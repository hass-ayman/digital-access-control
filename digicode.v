==> flow/design.v <==
`timescale 1ns / 1ps
module digicode(
    clk,
    timeout,
    daytime,
    code,
    reset,
    door,
    alarm
    );
   input clk,reset,timeout,daytime;
   input [3:0] code;
   output door,alarm;
   wire clk,reset,timeout,daytime;
   wire [3:0] code;
   reg door,alarm;
	 reg [2:0] current_state;
	 reg [2:0] next_state;
	 always @(posedge clk)
		if (reset==1) current_state = 3'b 000 ;
		else current_state = next_state;
	 always @(code or daytime or timeout or current_state)
		case (current_state)
			3'b 000:
			begin
				if(code==4'b 0010) next_state= 3'b 001;
				else if (code==4'b 1100) next_state= 3'b 000;
				else if (code==4'b 1101 && daytime==1) next_state= 3'b 011;
				else if (code==4'b 0000 || code==4'b 0001 || code==4'b 0011 || code==4'b 0100 || code==4'b 0101 || code==4'b 0110 || code==4'b 0111 || code==4'b 1000 || code==4'b 1001 || code==4'b 1010 || code==4'b 1011 || (code==4'b 1101 && daytime==0)) next_state = 3'b 010;
				else next_state= 3'b 000;
			end
			3'b 001:
			begin
				if (timeout==1) next_state = 3'b 010;
				else if (code==4'b 0010) next_state=3'b 001;
				else if (code==4'b 1000) next_state=3'b 110;
				else if (code==4'b 1100) next_state= 3'b 000;
				else if (code==4'b 1101 && daytime==1) next_state= 3'b 011;
				else if (code==4'b 0000 || code==4'b 0001 || code==4'b 0010 || code==4'b 0011 || code==4'b 0100 || code==4'b 0101 || code==4'b 0110 || code==4'b 0111 || code==4'b 1001 || code==4'b 1010 || code==4'b 1011 || (code==4'b 1101 && daytime==0)) next_state = 3'b 010;
				else next_state= 3'b 000;
			end
			3'b 110:
			begin
				if (timeout==1) next_state = 3'b 010;
				else if (code==4'b 1000) next_state=3'b 110;
				else if(code==4'b 1011) next_state=3'b 111;
				else if (code==4'b 1100) next_state= 3'b 000;
				else if (code==4'b 1101 && daytime==1) next_state= 3'b 011;
				else if (code==4'b 0000 || code==4'b 0001 || code==4'b 0010 || code==4'b 0011 || code==4'b 0100 || code==4'b 0101 || code==4'b 0110 || code==4'b 0111 || code==4'b 1000 || code==4'b 1001 || code==4'b 1010 || (code==4'b 1101 && daytime==0)) next_state = 3'b 010;
				else next_state= 3'b 000;
			end
			3'b 111:
			begin
				if (timeout==1) next_state = 3'b 010;
				else if (code==4'b 1011) next_state=3'b 111;
				else if (code==4'b 0000) next_state=3'b 101;
				else if (code==4'b 1100) next_state= 3'b 000;
				else if (code==4'b 1101 && daytime==1) next_state= 3'b 011;
				else if (code==4'b 0001 || code==4'b 0010 || code==4'b 0011 || code==4'b 0100 || code==4'b 0101 || code==4'b 0110 || code==4'b 0111 || code==4'b 1000 || code==4'b 1001 || code==4'b 1010 || code==4'b 1011 || (code==4'b 1101 && daytime==0)) next_state = 3'b 010;
				else next_state= 3'b 000;
			end
			3'b 101:
			begin
				if (timeout==1) next_state = 3'b 010;
				else if (code==4'b 0000) next_state=3'b 101;
				else if (code==4'b 0100 || (code==4'b 1101 && daytime==1)) next_state=3'b 011;
				else if (code==4'b 1100) next_state= 3'b 000;
				else if (code==4'b 0000 || code==4'b 0001 || code==4'b 0010 || code==4'b 0011 || code==4'b 0101 || code==4'b 0110 || code==4'b 0111 || code==4'b 1000 || code==4'b 1001 || code==4'b 1010 || code==4'b 1011 || (code==4'b 1101 && daytime==0)) next_state = 3'b 010;
				else next_state= 3'b 000;
			end
			3'b 011:
			begin
				if ((code==4'b 0100)||((code==4'b 1101)&&daytime==1)) next_state= 3'b 011;
				else next_state= 3'b 000;
			end
			3'b 010:
			begin
				if (code==4'b 0000 || code==4'b 0001 || code==4'b 0010 || code==4'b 0011 || code==4'b 0100 || code==4'b 0101 || code==4'b 0110 || code==4'b 0111 || code==4'b 1000 || code==4'b 1001 || code==4'b 1010 || code==4'b 1011 || (code==4'b 1101 && daytime==0)) next_state = 3'b 010;
				else next_state= 3'b 000;
			end
			default:
			begin
				next_state=3'b 000;
			end
		endcase
	 always @(current_state)
		case(current_state)
			3'b 000 :
			begin
				alarm<=0; door<=0;
			end
			3'b 001: 
			begin 
				alarm<=0; door<=0;
			end
			3'b 110: 
			begin 
				alarm<=0; door<=0;
			end
			3'b 111: 
			begin 
				alarm<=0; door<=0;
			end
			3'b 101: 
			begin 
				alarm<=0; door<=0;
			end
			3'b 010: 
			begin 
				alarm<=1; door<=0;
			end
			3'b 011: 
			begin 
				alarm<=0; door<=1;
			end
			default:
			begin
				alarm<=0; door<=0;
			end
		endcase
endmodule
Step by step through the tools: digicode --
What the tools print for digicode, step after step. Line numbers count from 1 in the design file above. Cell names lack the library's common part. The mark n/a stands for no value.
Set-up: top module digicode, clock clk, library sky130hd, library corner tt_025C_1v80

Elaborated design --
Source: Yosys, flattened and elaborated, memories not mapped. Widths are those after wreduce; folded enables and synchronous resets count as part of the registers. Registers that Yosys merges into a memory's read port (data or address) are not register bits. Print and check cells do not count. Equal cells are merged and count once.
Cells by class: add/subtract/negate cells 0, $mul 0, div/mod/pow operators 0, magnitude comparators 0, equality and inequality tests 19, shifts and indexed selects 0, multiplexer cells 32, bitwise logic cells 1, reduce/logical cells 51
Operators with widths (count):
- 1-bit logical OR | 47
- 2-bit two-way mux | 18
- 3-bit two-way mux | 11
- 4-bit equality test (second input constant) | 6
- 3-bit parallel mux with 7-bit select | 1
- 4-bit by 3-bit equality test with 1-bit output (second input constant) | 4
- 3-bit equality test (second input constant) | 3
- 4-bit by 2-bit equality test with 1-bit output (second input constant) | 2
- 3-bit by 2-bit equality test with 1-bit output (second input constant) | 2
- 4-bit by 1-bit equality test with 1-bit output (second input constant) | 1
- 4-bit zero test | 1
- 3-bit by 1-bit equality test with 1-bit output (second input constant) | 1
- 3-bit zero test | 1
- 1-bit logical AND | 2
- 1-bit two-way mux | 2
- 1-bit inverter | 1
Storage and ports: bits in registers 3, latch bits 0, memory bits (writable) 0, memory bits (read-only) 0, word width x clocked read ports 0, memories 0

Longest topological paths --
Longest topological path by Yosys (ltp), each cell counted once; first at word level (registers and memories cut), then after technology mapping (sequential cells cut; the memories' decode and read muxes count).
Logic depth: depth in word-level cells 19, ABC_AREA 0, gate-level depth with buffers 6

Mapped cells and area --
Source: synth_stat.txt of the flow (Yosys; design flattened, memories mapped). It holds for the ABC_AREA given above (unset counts as 0); a run with the other value may have another netlist. Totals and module areas in this step are rounded.
Cell types (count):
- dfxtp_1 | 7
- a21oi_1 | 7
- buf_2 | 5
- buf_6 | 2
- nor2_1 | 6
- o21bai_1 | 3
- o21ai_0 | 4
- nand2_1 | 5
- nand2b_1 | 3
- o2111ai_1 | 2
- o221ai_1 | 2
- or3b_2 | 2
- a22oi_1 | 2
- inv_1 | 4
- or4b_4 | 1
- nor2b_1 | 2
- nor4_1 | 2
- o2111a_1 | 1
Not listed: further types 24, cells in them 26.
Synthesis totals: cell count 86, chip area (Yosys) 654 um2, sequential part of the area 140 um2, flip-flops 7, buffer cells 8

Worst setup path after synthesis --
OpenSTA on the mapped netlist: ideal clock, no wires. The path of least setup slack (recovery checks aside). Input and output delay are each 20% of the period. Register names are those of the netlist, which keeps one name where synthesis merged equal registers.
Path post-synthesis: path type input -> register, start in code[1], end reg current_state, clock period 1.79 ns, external input delay 0.358 ns, setup time 0.117 ns, time at the first pin 0.358 ns, arrival 1.379 ns, data required time 1.673 ns, setup slack 0.294 ns, delay of the path 1.138 ns, stages 5, path buffers 1, synthesis period reached 1.496 ns
"delay of the path" = arrival - input delay + setup time. "stages": output pins that drive a net of the path, with the launching flip-flop's if there is one; two outputs of one cell count as two. "synthesis period reached" is the clock period less the worst setup slack; recovery checks do not enter. This is arithmetic on one report: input and output delays are still those of the set period (20% each). Where an end lacks its bit number, it is one bit of the signal, or one of the new flip-flops if synthesis recoded a state register. Between the ends stands the longest chain of elaborated cells between them, by number of cells; it is not shown to be the way that was timed. Of several equally long chains one is given. Each line given opens the expression or statement behind the cell; cells for indexed reads and writes are added by Yosys, which also makes memories of some case tables.
On the way, post-synthesis: cell sequence buf_6 -> or4_4 -> a32oi_1 -> o31a_2 -> o21ai_2, length of the longest elaborated chain 19, elaborated cells between the ends (all ways) 93
RTL lines, path post-synthesis:
- start, declared | RTL line 12 | input [3:0] code;
- 4-bit by 1-bit equality test with 1-bit output | RTL line 59 | else if (code==4'b 0001 || code==4'b 0010 || code==4'b 0011 || code==4'b 0100 || code==4'b 0101 || code==4'b 0 ...
- 1-bit logical OR (11 in a row) | RTL line 59
- 2-bit two-way mux | RTL line 59
- 2-bit two-way mux | RTL line 58 | else if (code==4'b 1101 && daytime==1) next_state= 3'b 011;
- 2-bit two-way mux | RTL line 57 | else if (code==4'b 1100) next_state= 3'b 000;
- 3-bit two-way mux | RTL line 56 | else if (code==4'b 0000) next_state=3'b 101;
- 3-bit two-way mux | RTL line 55 | else if (code==4'b 1011) next_state=3'b 111;
- 3-bit two-way mux | RTL line 54 | if (timeout==1) next_state = 3'b 010;
- 3-bit parallel mux with 7-bit select | RTL line 23 | case (current_state)
- end, assigned | RTL line 20 | if (reset==1) current_state = 3'b 000 ;
- end, assigned | RTL line 21 | else current_state = next_state;
- end, declared | RTL line 17 | reg [2:0] current_state;

Worst path after layout --
Path of least setup slack in the final report of run 1 (OpenROAD, finished layout, wires in). Where an end is a register, its clock arrival counts in the times.
Path post-layout: path type input -> register, start in code[2], end reg current_state, clock period 1.79 ns, external input delay 0.36 ns, setup time 0.08 ns, time at the first pin 0.36 ns, arrival 1.84 ns, data required time 1.95 ns, setup slack 0.11 ns, stages 7, path buffers 3
Where an end lacks its bit number, it is one bit of the signal, or one of the new flip-flops if synthesis recoded a state register.
On the way, post-layout: cell sequence clkdlybuf4s50_1 -> buf_4 -> buf_4 -> a22oi_1 -> o21ai_0 -> o211a_1 -> o221ai_1
RTL lines, path post-layout:
- start, declared | RTL line 12 | input [3:0] code;
- end, assigned | RTL line 20 | if (reset==1) current_state = 3'b 000 ;
- end, assigned | RTL line 21 | else current_state = next_state;
- end, declared | RTL line 17 | reg [2:0] current_state;
No chain of elaborated cells between the ends is given.

Memo
Re: implementation data of digicode

Measured data: module digicode, platform sky130hd, 2 stored runs of the flow under differing settings, order arbitrary. Input and output delays are each 20% of the period that was set; the output load is 0.01 pF.
"worst setup path time": the worst setup path's part of the clock period (all of it between registers, 20% less for each end at a port) less its slack. A launch clock that arrives late makes it longer, a capture clock that arrives late makes it shorter.
"total power of the final layout" rests on the timing tool's default activity at the inputs, not on a simulated workload.
Results are given in rounded form.

[run 1] flow files
==> flow/run.sh <==
#!/bin/bash
# the make line also repeats the synthesis and layout settings of config.mk as NAME=value (left out here)
make -C /OpenROAD-flow-scripts/flow DESIGN_CONFIG=/design/flow/config.mk WORK_HOME=/design/flow/orfs CLKGATE_MAP_FILE= finish
==> flow/config.mk <==
export PLATFORM = sky130hd
export DESIGN_NAME = digicode
export DESIGN_NICKNAME = digicode
export VERILOG_FILES = /design/flow/design.v
export SDC_FILE = /design/flow/constraint.sdc
export NUM_CORES = 4
export LEC_CHECK = 0
export CAP_MARGIN = 20
export CORE_MARGIN = 2
export CORE_UTILIZATION = 51
export SLEW_MARGIN = 20
==> flow/constraint.sdc <==
create_clock -name core_clock -period 1.79 [get_ports {clk}]
set_input_delay 0.3580 -clock core_clock [delete_from_list [all_inputs] [get_ports {clk}]]
set_output_delay 0.3580 -clock core_clock [all_outputs]
set_load 0.01 [all_outputs]

[run 1] result: synthesized cell area 654 um2; die area 1,590 um2; area of the standard cells in the finished layout 877 um2; post-route utilization 75.9 %; worst slack on setup checks 0.113 ns; worst-case hold slack 0.519 ns; total power of the final layout 0.437 mW; worst setup path time 1.32 ns; critical path kind input -> register

[run 2] flow files
==> flow/run.sh <==
#!/bin/bash
# the make line also repeats the synthesis and layout settings of config.mk as NAME=value (left out here)
make -C /OpenROAD-flow-scripts/flow DESIGN_CONFIG=/design/flow/config.mk WORK_HOME=/design/flow/orfs CLKGATE_MAP_FILE= finish
==> flow/config.mk <==
export PLATFORM = sky130hd
export DESIGN_NAME = digicode
export DESIGN_NICKNAME = digicode
export VERILOG_FILES = /design/flow/design.v
export SDC_FILE = /design/flow/constraint.sdc
export NUM_CORES = 4
export LEC_CHECK = 0
export CAP_MARGIN = 0
export CELL_PAD_IN_SITES_GLOBAL_PLACEMENT = 1
export CORE_MARGIN = 2
export CORE_UTILIZATION = 26
export GPL_ROUTABILITY_DRIVEN = 0
export MIN_ROUTING_LAYER = met2
export PLACE_DENSITY_LB_ADDON = 0.0
export SLEW_MARGIN = 20
==> flow/constraint.sdc <==
create_clock -name core_clock -period 2.98 [get_ports {clk}]
set_input_delay 0.5960 -clock core_clock [delete_from_list [all_inputs] [get_ports {clk}]]
set_output_delay 0.5960 -clock core_clock [all_outputs]
set_load 0.01 [all_outputs]

[run 2] result: synthesized cell area 654 um2; die area 2,930 um2; area of the standard cells in the finished layout 810 um2; post-route utilization 33.3 %; worst slack on setup checks 0.751 ns; worst-case hold slack 0.518 ns; total power of the final layout 0.266 mW; worst setup path time 1.63 ns; critical path kind input -> register
